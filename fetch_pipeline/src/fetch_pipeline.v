==> flow/design.v <==
    module fetch_pipeline(
         input wire clk,
         input wire rst,
         input wire [31:0] instruction_fetch,
         input wire [31:0] pc_pre_address,
         input wire Jal,
         input wire Jalr,
         input wire branch_result,
         input wire load,
         output wire [31:0] instruction,
         output wire [31:0] pre_address
     );
         reg [31:0] pre_address_reg , instruction_reg , flush_pipeline;
          always @ (posedge clk  or negedge rst)begin
            if (!rst)begin
               instruction_reg <= 32'b0;
               pre_address_reg <= 32'b0;  
          end
          else begin
               if(Jal|Jalr|branch_result)begin 
                    instruction_reg <= 32'b0;
                    pre_address_reg <= 32'b0;
                    flush_pipeline <= 1;  
               end
              else if (flush_pipeline) begin
                    instruction_reg <= 32'b0;
                    pre_address_reg <= 32'b0;
                    flush_pipeline <= 0;  
          end
          else if (load) begin
               pre_address_reg <= pre_address;
               instruction_reg <= instruction;
          end
          else begin
               pre_address_reg <= pc_pre_address;
               instruction_reg <= instruction_fetch;
         end
          end
          end
         assign pre_address = pre_address_reg;
         assign instruction = instruction_reg;
    endmodule
From RTL to reports: fetch_pipeline
Tool output for the design above, in the order of the flow.
Line numbers count from 1 in the design file above.
Cell names lack the library's common part.
{ "setup": {"top": "fetch_pipeline", "clock": "clk", "cell_library": "sky130hd", "corner": "tt_025C_1v80"} }

Word level
Source: Yosys, flattened and elaborated, memories not mapped. Widths are those after wreduce. Registers that Yosys merges into a memory's read port (data or address) are not register bits. Print and check cells do not count. Equal cells are merged and count once.
{ "word_totals": {"latchBits": 0, "mem_count": 0, "ff_bits": 65, "ram_bits": 0, "romBits": 0, "input_bits": 70, "clocked_rd_ports_x_width": 0, "wordCells": 15, "out_inout_bits": 64} }
{ "classes": {"muxes": 7, "n_logic": 2, "shifts": 0, "equal": 1, "reduce_and_logical": 2, "n_addsub": 0, "n_div": 0, "n_mul": 0, "compare": 0} }
{ "ops": {"columns": ["operator", "n"], "rows": [
  ["2-to-1 mux 32 bit", 6],
  ["inequality test 3 x 1 -> 1 bit with constant B", 1],
  ["OR 1 bit", 2],
  ["AND reduction 2 bit", 1],
  ["nonzero test 2 bit", 1],
  ["2-to-1 mux 1 bit", 1]
]} }

Depth
Longest topological path by Yosys (ltp), each cell counted once; first at word level (registers and memories cut), then after technology mapping (sequential cells cut; the memories' decode and read muxes count).
{ "depth": {"word_depth": 4, "ABC_AREA": 1, "mapped_depth": 6, "depth_no_buf": 4} }

Mapped cells and area
The flow's flattened synthesis, as Yosys stat reports it; memories are mapped. The netlist is that of the ABC_AREA named above (0 if unset); the other value can give another one.
Totals and module areas in this step are rounded.
{ "mapped": {"ff_cells": 65, "mapped_area_um2": 3300, "stdcells": 477, "seq_area_um2": 1600, "buffers": 21} }
{ "types": {"columns": ["cell_type", "n", "type_area_um2"], "rows": [
  ["dfrtp_1", 64, 1.6E+03],
  ["nor2_1", 192, 720.691],
  ["inv_1", 131, 491.722],
  ["nand2_1", 66, 247.738],
  ["buf_4", 9, 67.565],
  ["buf_6", 6, 67.565],
  ["edfxtp_1", 1, 30.029],
  ["buf_2", 5, 25.024],
  ["nand3_2", 1, 10.01],
  ["nor2_2", 1, 6.256],
  ["clkbuf_1", 1, 3.754]
]} }

Path before layout
Path of least setup slack by OpenSTA after synthesis, without wires, with an ideal clock, recovery checks aside; 20% of the period is set as input and as output delay. Where synthesis merged equal registers, the netlist keeps one of their names.
{ "synth_path": {"path_kind": "input to register", "startpoint": "input port Jalr", "endpoint": "register flush_pipeline", "slack_ns": 0.828, "n_path_buf": 1, "delay_ns": 0.651, "in_delay_ns": 0.370, "setup_time_ns": 0.236, "tclk_ns": 1.85, "arrival_time_ns": 0.785, "launch_ns": 0.370, "t_required_ns": 1.614, "path_stages": 5, "synth_period_reached_ns": 1.022} }
"delay_ns" = arrival - input delay + setup time.
"path_stages": output pins that drive a net of the path, with the launching flip-flop's if there is one; two outputs of one cell count as two.
"synth_period_reached_ns" is the clock period less the worst setup slack; recovery checks do not enter. This is arithmetic on one report: input and output delays are still those of the set period (20% each).
The rows between start and end are the longest chain of elaborated cells between them; the timing report does not say that the signal goes this way. Where chains are equally long, one stands for them.
A line is the first line of the expression or statement that the cell stems from. Yosys adds cells for indexed reads and writes and turns some case tables into memories.
{ "synth_between": {"cell_sequence": "nor2_2 nand3_2 buf_6 nand2_1 inv_1", "elab_chain_len": 4, "cells_between": 4, "lines_between": 1, "classes_between": "logic: 2; reduce/logical: 2"} }
{ "synth_rtl": {"columns": ["item", "line", "text"], "rows": [
  ["from (decl)", 7, "input wire Jalr,"],
  ["OR 1 bit x2", 20, "if(Jal|Jalr|branch_result)begin"],
  ["nonzero test 2 bit", null, null],
  ["AND reduction 2 bit", null, null],
  ["to (assign)", 23, "flush_pipeline <= 1;"],
  ["to (assign)", 28, "flush_pipeline <= 0;"]
]} }

Path in the finished layout
From the final timing report of run 1: the path of least setup slack in the routed layout; clock arrival at registers is part of the times.
{ "layout_path": {"path_kind": "register to output", "startpoint": "register instruction_reg[1]", "endpoint": "output port instruction[1]", "arrival_time_ns": 0.87, "slack_ns": -0.01, "tclk_ns": 1.08, "launch_ns": 0.33, "t_required_ns": 0.86, "out_delay_ns": 0.22, "n_path_buf": 1, "path_stages": 2} }
A register here has more assigning lines than the two given.
{ "layout_between": {"cell_sequence": "dfrtp_1 buf_2", "elab_chain_len": 0, "cells_between": 0, "lines_between": 0} }
{ "layout_rtl": {"columns": ["item", "line", "text"], "rows": [
  ["from (decl)", 13, "reg [31:0] pre_address_reg , instruction_reg , flush_pipeline;"],
  ["from (assign)", 32, "instruction_reg <= instruction;"],
  ["from (assign)", 36, "instruction_reg <= instruction_fetch;"],
  ["to (decl)", 10, "output wire [31:0] instruction,"]
]} }

Hand-over note for fetch_pipeline

Top module fetch_pipeline; platform sky130hd; tools Yosys and OpenROAD; 2 stored runs in no particular order. Input and output delays are each 20% of the period that was set; the output load is 0.01 pF.
"worst setup path time" is the time allowed to the run's worst setup path (the clock period less input and output delay, where it has them) less its slack. Clock arrival times count: a late capture clock shortens it, a late launch clock lengthens it.
"power consumption": no workload was simulated; the value follows from the tool's default switching activity.
The measured numbers are rounded.

==> run 1: settings <==
{ "period_ns": 1.08, "CORE_UTILIZATION": 41, "PLACE_DENSITY_LB_ADDON": 0.02, "CORE_MARGIN": 4, "CELL_PAD_IN_SITES_GLOBAL_PLACEMENT": 1, "TNS_END_PERCENT": 10, "ABC_AREA": 1, "CTS_CLUSTER_DIAMETER": 30, "CAP_MARGIN": 20, "SLEW_MARGIN": 20 }
==> run 1: results <==
worst setup path time: 0.87 ns
worst setup path type: register to output
post-route utilization: 61 %
mapped cell area after synthesis: 3300 um^2
standard-cell area after layout: 4700 um^2
setup slack of the critical path: -0.008 ns
power consumption: 5.2 mW
total die area: 9500 um^2

==> run 2: settings <==
{ "period_ns": 2.11, "CORE_UTILIZATION": 45, "SETUP_SLACK_MARGIN": 0.11, "PLACE_DENSITY_LB_ADDON": 0.06, "HOLD_SLACK_MARGIN": 0.01, "CORE_MARGIN": 10, "ABC_AREA": 0, "GPL_TIMING_DRIVEN": 1, "CTS_CLUSTER_DIAMETER": 311, "CAP_MARGIN": 20, "SLEW_MARGIN": 20 }
==> run 2: results <==
worst setup path time: 1.24 ns
worst setup path type: register to output
post-route utilization: 75 %
mapped cell area after synthesis: 2600 um^2
standard-cell area after layout: 4200 um^2
setup slack of the critical path: 0.44 ns
power consumption: 2.5 mW
total die area: 9300 um^2

End of note.
